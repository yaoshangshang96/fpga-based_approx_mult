==> flow/design.v <==
module maxpool_relu #(parameter CONV_BIT = 12, HALF_WIDTH = 12, HALF_HEIGHT = 12, HALF_WIDTH_BIT = 4) (
	input clk,
	input rst_n,	 
	input valid_in,
	input signed [CONV_BIT - 1 : 0] conv_out_1, conv_out_2, conv_out_3,
	output reg [CONV_BIT - 1 : 0] max_value_1, max_value_2, max_value_3,
	output reg valid_out_relu
);
reg signed [CONV_BIT - 1:0] buffer1 [0:HALF_WIDTH - 1];
reg signed [CONV_BIT - 1:0] buffer2 [0:HALF_WIDTH - 1];
reg signed [CONV_BIT - 1:0] buffer3 [0:HALF_WIDTH - 1];
reg [HALF_WIDTH_BIT - 1:0] pcount;
reg state;
reg flag;
always @(posedge clk) begin
	if(~rst_n) begin
		valid_out_relu <= 0;
		pcount <= 0;
		state <= 0;
		flag <= 0;
	end else begin
	if(valid_in == 1'b1) begin
		flag <= ~flag;
		if(flag == 1) begin
			pcount <= pcount + 1;
			if(pcount == HALF_WIDTH - 1) begin
				state <= ~state;
				pcount <= 0;
			end
		end
		if(state == 0) begin	 
			valid_out_relu <= 0;
			if(flag == 0) begin	 
				buffer1[pcount] <= conv_out_1;
				buffer2[pcount] <= conv_out_2;
				buffer3[pcount] <= conv_out_3;
			end else begin	 
				if(buffer1[pcount] < conv_out_1)
					buffer1[pcount] <= conv_out_1;
				if(buffer2[pcount] < conv_out_2)
				  buffer2[pcount] <= conv_out_2;
				if(buffer3[pcount] < conv_out_3)
				  buffer3[pcount] <= conv_out_3;
			end
		end else begin	 
			if(flag == 0) begin	 
				valid_out_relu <= 0;
				if(buffer1[pcount] < conv_out_1)
				  buffer1[pcount] <= conv_out_1;
				if(buffer2[pcount] < conv_out_2)
				  buffer2[pcount] <= conv_out_2;
			  if(buffer3[pcount] < conv_out_3)
				  buffer3[pcount] <= conv_out_3;
			end else begin	 
				valid_out_relu <= 1;
				if(buffer1[pcount] < conv_out_1) begin
					if(conv_out_1 > 0) begin
						max_value_1 <= conv_out_1;
					end else begin
						max_value_1 <= 0;
					end
				end else begin
					if(buffer1[pcount] > 0) begin
						max_value_1 <= buffer1[pcount];
					end else begin
						max_value_1 <= 0;
					end
				end
				if(buffer2[pcount] < conv_out_2) begin
					if(conv_out_2 > 0) begin
						max_value_2 <= conv_out_2;
					end else begin
						max_value_2 <= 0;
					end
				end else begin
					if(buffer2[pcount] > 0) begin
						max_value_2 <= buffer2[pcount];
					end else begin
						max_value_2 <= 0;
					end
				end
				if(buffer3[pcount] < conv_out_3) begin
					if(conv_out_3 > 0) begin
						max_value_3 <= conv_out_3;
					end else begin
						max_value_3 <= 0;
					end
				end else begin
					if(buffer3[pcount] > 0) begin
						max_value_3 <= buffer3[pcount];
					end else begin
						max_value_3 <= 0;
					end
			end
		end		
	end
	end else begin
		valid_out_relu <= 0;
	end
end
end
endmodule
* Reports on maxpool_relu
The steps from the RTL of maxpool_relu to its reports follow in flow order.
Line numbers count from 1 in the design file above.
Operators carry their Yosys type and port widths (W data, S select, Z words).
The mark -- stands for no value.
- Top module :: maxpool_relu
- Clock port :: clk
- Cell library :: sky130hd
- Library corner :: tt_025C_1v80

* Word level
Source: Yosys, flattened and elaborated, memories not mapped. Widths are those after wreduce. Print and check cells do not count.
Memory sizes are those after Yosys's memory passes, which may raise the word count (mostly to a power of two), join words into wider ones and drop unused or constant bits.
- Input bits :: 39
- Elaborated cells :: 126
- Word width x clocked read ports :: 36
- Memory cells :: 3
- Output and inout port bits :: 37
- Flip-flop bits (word level) :: 43
- RAM bits :: 432
- Bitwise gates (word level) :: 8
- Reduce/logical cells :: 4
- Eq/ne operators :: 1
- Multiplexer cells :: 93
- Add/sub/neg operators :: 1
- Order comparisons :: 9
** Memories
- buffer1 :: depth 12, bits a word 12, read ports 1, wr ports 1, RTL line 9 : reg signed [CONV_BIT - 1:0] buffer1 [0:HALF_WIDTH - 1];
- buffer2 :: depth 12, bits a word 12, read ports 1, wr ports 1, RTL line 10 : reg signed [CONV_BIT - 1:0] buffer2 [0:HALF_WIDTH - 1];
- buffer3 :: depth 12, bits a word 12, read ports 1, wr ports 1, RTL line 11 : reg signed [CONV_BIT - 1:0] buffer3 [0:HALF_WIDTH - 1];
** Operators with widths (count)
- $mux W12 :: 54
- $gt A12 B1 Y1 const B :: 6
- $lt A12 B12 Y1 :: 3
- $mux W1 :: 32
- $mux W4 :: 7
- $or A1 B1 Y1 :: 6
- $reduce_and A3 Y1 :: 2
- $add A4 B1 Y4 const B :: 1
- $eq A4 B4 Y1 const B :: 1
- $reduce_and A4 Y1 :: 1
- $not A1 Y1 :: 2
- $reduce_and A2 Y1 :: 1

* Longest topological paths
Yosys ltp: most cells in a row. Word level: on the elaborated netlist, between registers, memories and ports. Mapped: between sequential cells and ports; inverters and the memories' decode and read muxes count.
- Word-level depth :: 8
- ABC_AREA :: 0
- Gate-level depth with buffers :: 16
- Depth with buffers taken out :: 10

* Mapped cells and area
The flow's flattened synthesis, as Yosys stat reports it; memories are mapped. The netlist is that of the ABC_AREA named above (0 if unset); the other value can give another one.
** Cells by type
- sky130_fd_sc_hd__edfxtp_1 :: count 468, area in all 1.41E+04 um^2
- sky130_fd_sc_hd__mux4_2 :: count 108, area in all 2.43E+03 um^2
- sky130_fd_sc_hd__ha_1 :: count 37, area in all 462.944 um^2
- sky130_fd_sc_hd__mux2i_1 :: count 45, area in all 450.432 um^2
- sky130_fd_sc_hd__nand2_1 :: count 67, area in all 251.491 um^2
- sky130_fd_sc_hd__dfxtp_1 :: count 11, area in all 220.211 um^2
- sky130_fd_sc_hd__nand3b_1 :: count 21, area in all 157.651 um^2
- sky130_fd_sc_hd__nor2_1 :: count 40, area in all 150.144 um^2
- sky130_fd_sc_hd__o31ai_1 :: count 20, area in all 150.144 um^2
- sky130_fd_sc_hd__inv_1 :: count 38, area in all 142.637 um^2
- sky130_fd_sc_hd__o21ai_1 :: count 22, area in all 110.106 um^2
- sky130_fd_sc_hd__clkbuf_1 :: count 25, area in all 93.84 um^2
- sky130_fd_sc_hd__o21ai_0 :: count 18, area in all 90.086 um^2
- sky130_fd_sc_hd__nand2b_1 :: count 13, area in all 81.328 um^2
- sky130_fd_sc_hd__buf_4 :: count 9, area in all 67.565 um^2
- sky130_fd_sc_hd__buf_2 :: count 12, area in all 60.058 um^2
- sky130_fd_sc_hd__nor2_2 :: count 9, area in all 56.304 um^2
- sky130_fd_sc_hd__a21oi_1 :: count 10, area in all 50.048 um^2
Other cell types: 34; their cells: 69.
- Cell count :: 1042
- Mapped flip-flops :: 479
- Synthesis area :: 19627.6 um^2
- Buffers :: 52
- Sequential part of the area :: 14273.7 um^2

* Worst setup path after synthesis
Source: OpenSTA report_checks on the synthesized netlist (no wires, ideal clock, input and output delay 20% of the period each), path of least setup slack; recovery checks are left aside. Register names are those of the netlist, which keeps one name where synthesis merged equal registers.
- Kind :: flip-flop to flip-flop
- Start :: register (no name shown)
- End :: memory buffer3[4][0]
- Stages on the path :: 17
- Library setup time :: 0.380 ns
- Time at the first pin :: 0.000 ns
- Required time :: 4.320 ns
- Path delay :: 4.519 ns
- Path buffers :: 6
- Clock period :: 4.7 ns
- Slack :: 0.181 ns
- Arrival :: 4.139 ns
- Synthesis period reached :: 4.519 ns
"path delay" is the arrival time less input delay plus setup time.
"stages on the path": output pins that drive a net of the path, with the launching flip-flop's if there is one; two outputs of one cell count as two.
"synthesis period reached" = period - worst setup slack (recovery checks aside). The figure is calculated, with input and output delays left at 20% of the set period.
- Cell sequence :: sky130_fd_sc_hd__dfxtp_1 > sky130_fd_sc_hd__buf_2 > sky130_fd_sc_hd__buf_6 > sky130_fd_sc_hd__buf_4 > sky130_fd_sc_hd__buf_4 > sky130_fd_sc_hd__buf_4 > sky130_fd_sc_hd__mux4_2 > sky130_fd_sc_hd__mux2i_1 > sky130_fd_sc_hd__o21ai_1 > sky130_fd_sc_hd__ha_1 > sky130_fd_sc_hd__a21o_1 > sky130_fd_sc_hd__a211oi_1 > sky130_fd_sc_hd__mux2_2 > sky130_fd_sc_hd__o221ai_1 > sky130_fd_sc_hd__maj3_1 > sky130_fd_sc_hd__buf_2 > sky130_fd_sc_hd__nor2_1
** Ends and longest elaborated chain, post-synthesis
- end: declaration :: RTL line 11 : reg signed [CONV_BIT - 1:0] buffer3 [0:HALF_WIDTH - 1];
No chain of elaborated cells between the ends is given.

* Timing after layout
From the final timing report of stored run 1: the path of least setup slack in the routed layout; clock arrival at registers is part of the times.
- Kind :: flip-flop to flip-flop
- Start :: register (no name shown)
- End :: memory buffer3[6][0]
- Time at the first pin :: 0.66 ns
- Slack :: -0.36 ns
- Clock period :: 3.51 ns
- Arrival :: 4.25 ns
- Library setup time :: 0.28 ns
- Stages on the path :: 15
- Path buffers :: 5
- Required time :: 3.89 ns
- Cell sequence :: sky130_fd_sc_hd__dfxtp_4 > sky130_fd_sc_hd__buf_12 > sky130_fd_sc_hd__buf_16 > sky130_fd_sc_hd__buf_8 > sky130_fd_sc_hd__mux4_2 > sky130_fd_sc_hd__mux2i_2 > sky130_fd_sc_hd__o21ai_2 > sky130_fd_sc_hd__ha_1 > sky130_fd_sc_hd__a21o_1 > sky130_fd_sc_hd__a31oi_2 > sky130_fd_sc_hd__o221ai_4 > sky130_fd_sc_hd__maj3_2 > sky130_fd_sc_hd__buf_12 > sky130_fd_sc_hd__nor2_4 > sky130_fd_sc_hd__clkbuf_16
** Ends and longest elaborated chain, after layout
- end: declaration :: RTL line 11 : reg signed [CONV_BIT - 1:0] buffer3 [0:HALF_WIDTH - 1];
No chain of elaborated cells between the ends is given.

Appendix: measured runs

Flow measurements of maxpool_relu on sky130hd: 2 stored runs with different settings, listed in no order. Input and output delays are each 20% of the period that was set; the output load is 0.01 pF.
"clock period reached" = clock period - worst setup slack. The figure is calculated, with input and output delays left at 20% of the set period.
By "allowed time less slack (worst setup path)" is meant the share of the clock period that the worst setup path is allowed (20% is reserved at inputs, 20% at outputs), minus its slack. Clock arrival times at its registers enter into it.
"power consumption" is the tool's figure for a default switching activity; nothing was simulated.

* Stored run 1
** Files
==> flow/run.sh <==
#!/bin/bash
# the make line also repeats the synthesis and layout settings of config.mk as NAME=value (left out here)
make -C /OpenROAD-flow-scripts/flow DESIGN_CONFIG=/design/flow/config.mk WORK_HOME=/design/flow/orfs CLKGATE_MAP_FILE= finish
==> flow/config.mk <==
export PLATFORM = sky130hd
export DESIGN_NAME = maxpool_relu
export DESIGN_NICKNAME = maxpool_relu
export VERILOG_FILES = /design/flow/design.v
export SDC_FILE = /design/flow/constraint.sdc
export NUM_CORES = 4
export LEC_CHECK = 0
export CAP_MARGIN = 35
export CELL_PAD_IN_SITES_GLOBAL_PLACEMENT = 0
export CORE_MARGIN = 2
export CORE_UTILIZATION = 15
export GPL_ROUTABILITY_DRIVEN = 0
export MIN_ROUTING_LAYER = met1
export PLACE_DENSITY_LB_ADDON = 0.05
export SLEW_MARGIN = 25
export TNS_END_PERCENT = 10
==> flow/constraint.sdc <==
create_clock -name core_clock -period 3.51 [get_ports {clk}]
set_input_delay 0.7020 -clock core_clock [delete_from_list [all_inputs] [get_ports {clk}]]
set_output_delay 0.7020 -clock core_clock [all_outputs]
set_load 0.01 [all_outputs]
** Results
- Area of the synthesized netlist :: 19627.6 um^2
- Die area :: 133758.0 um^2
- Area of the standard cells in the finished layout :: 28015.6 um^2
- Utilization after layout :: 0.216
- Smallest setup slack :: -0.362 ns
- Sum of negative setup slack :: -112.594 ns
- Worst hold slack in the final report :: 0.586 ns
- Power consumption :: 0.014341 W
- Clock period reached :: 3.872 ns
- Allowed time less slack (worst setup path) :: 3.87 ns
- Critical path type :: flip-flop to flip-flop

* Stored run 2
** Files
==> flow/run.sh <==
#!/bin/bash
# the make line also repeats the synthesis and layout settings of config.mk as NAME=value (left out here)
make -C /OpenROAD-flow-scripts/flow DESIGN_CONFIG=/design/flow/config.mk WORK_HOME=/design/flow/orfs CLKGATE_MAP_FILE= finish
==> flow/config.mk <==
export PLATFORM = sky130hd
export DESIGN_NAME = maxpool_relu
export DESIGN_NICKNAME = maxpool_relu
export VERILOG_FILES = /design/flow/design.v
export SDC_FILE = /design/flow/constraint.sdc
export NUM_CORES = 4
export LEC_CHECK = 0
export ABC_AREA = 0
export CAP_MARGIN = 20
export CELL_PAD_IN_SITES_GLOBAL_PLACEMENT = 3
export CORE_ASPECT_RATIO = 1.16
export CORE_MARGIN = 2
export CORE_UTILIZATION = 35
export CTS_CLUSTER_SIZE = 42
export MIN_ROUTING_LAYER = met1
export PLACE_DENSITY = 0.62
export SLEW_MARGIN = 10
==> flow/constraint.sdc <==
create_clock -name core_clock -period 4.67 [get_ports {clk}]
set_input_delay 0.9340 -clock core_clock [delete_from_list [all_inputs] [get_ports {clk}]]
set_output_delay 0.9340 -clock core_clock [all_outputs]
set_load 0.01 [all_outputs]
** Results
- Area of the synthesized netlist :: 19627.6 um^2
- Die area :: 57993.5 um^2
- Area of the standard cells in the finished layout :: 23709.0 um^2
- Utilization after layout :: 0.427
- Smallest setup slack :: 0.346 ns
- Sum of negative setup slack :: 0.000 ns
- Worst hold slack in the final report :: 0.568 ns
- Power consumption :: 0.009659 W
- Clock period reached :: 4.324 ns
- Allowed time less slack (worst setup path) :: 4.32 ns
- Critical path type :: flip-flop to flip-flop
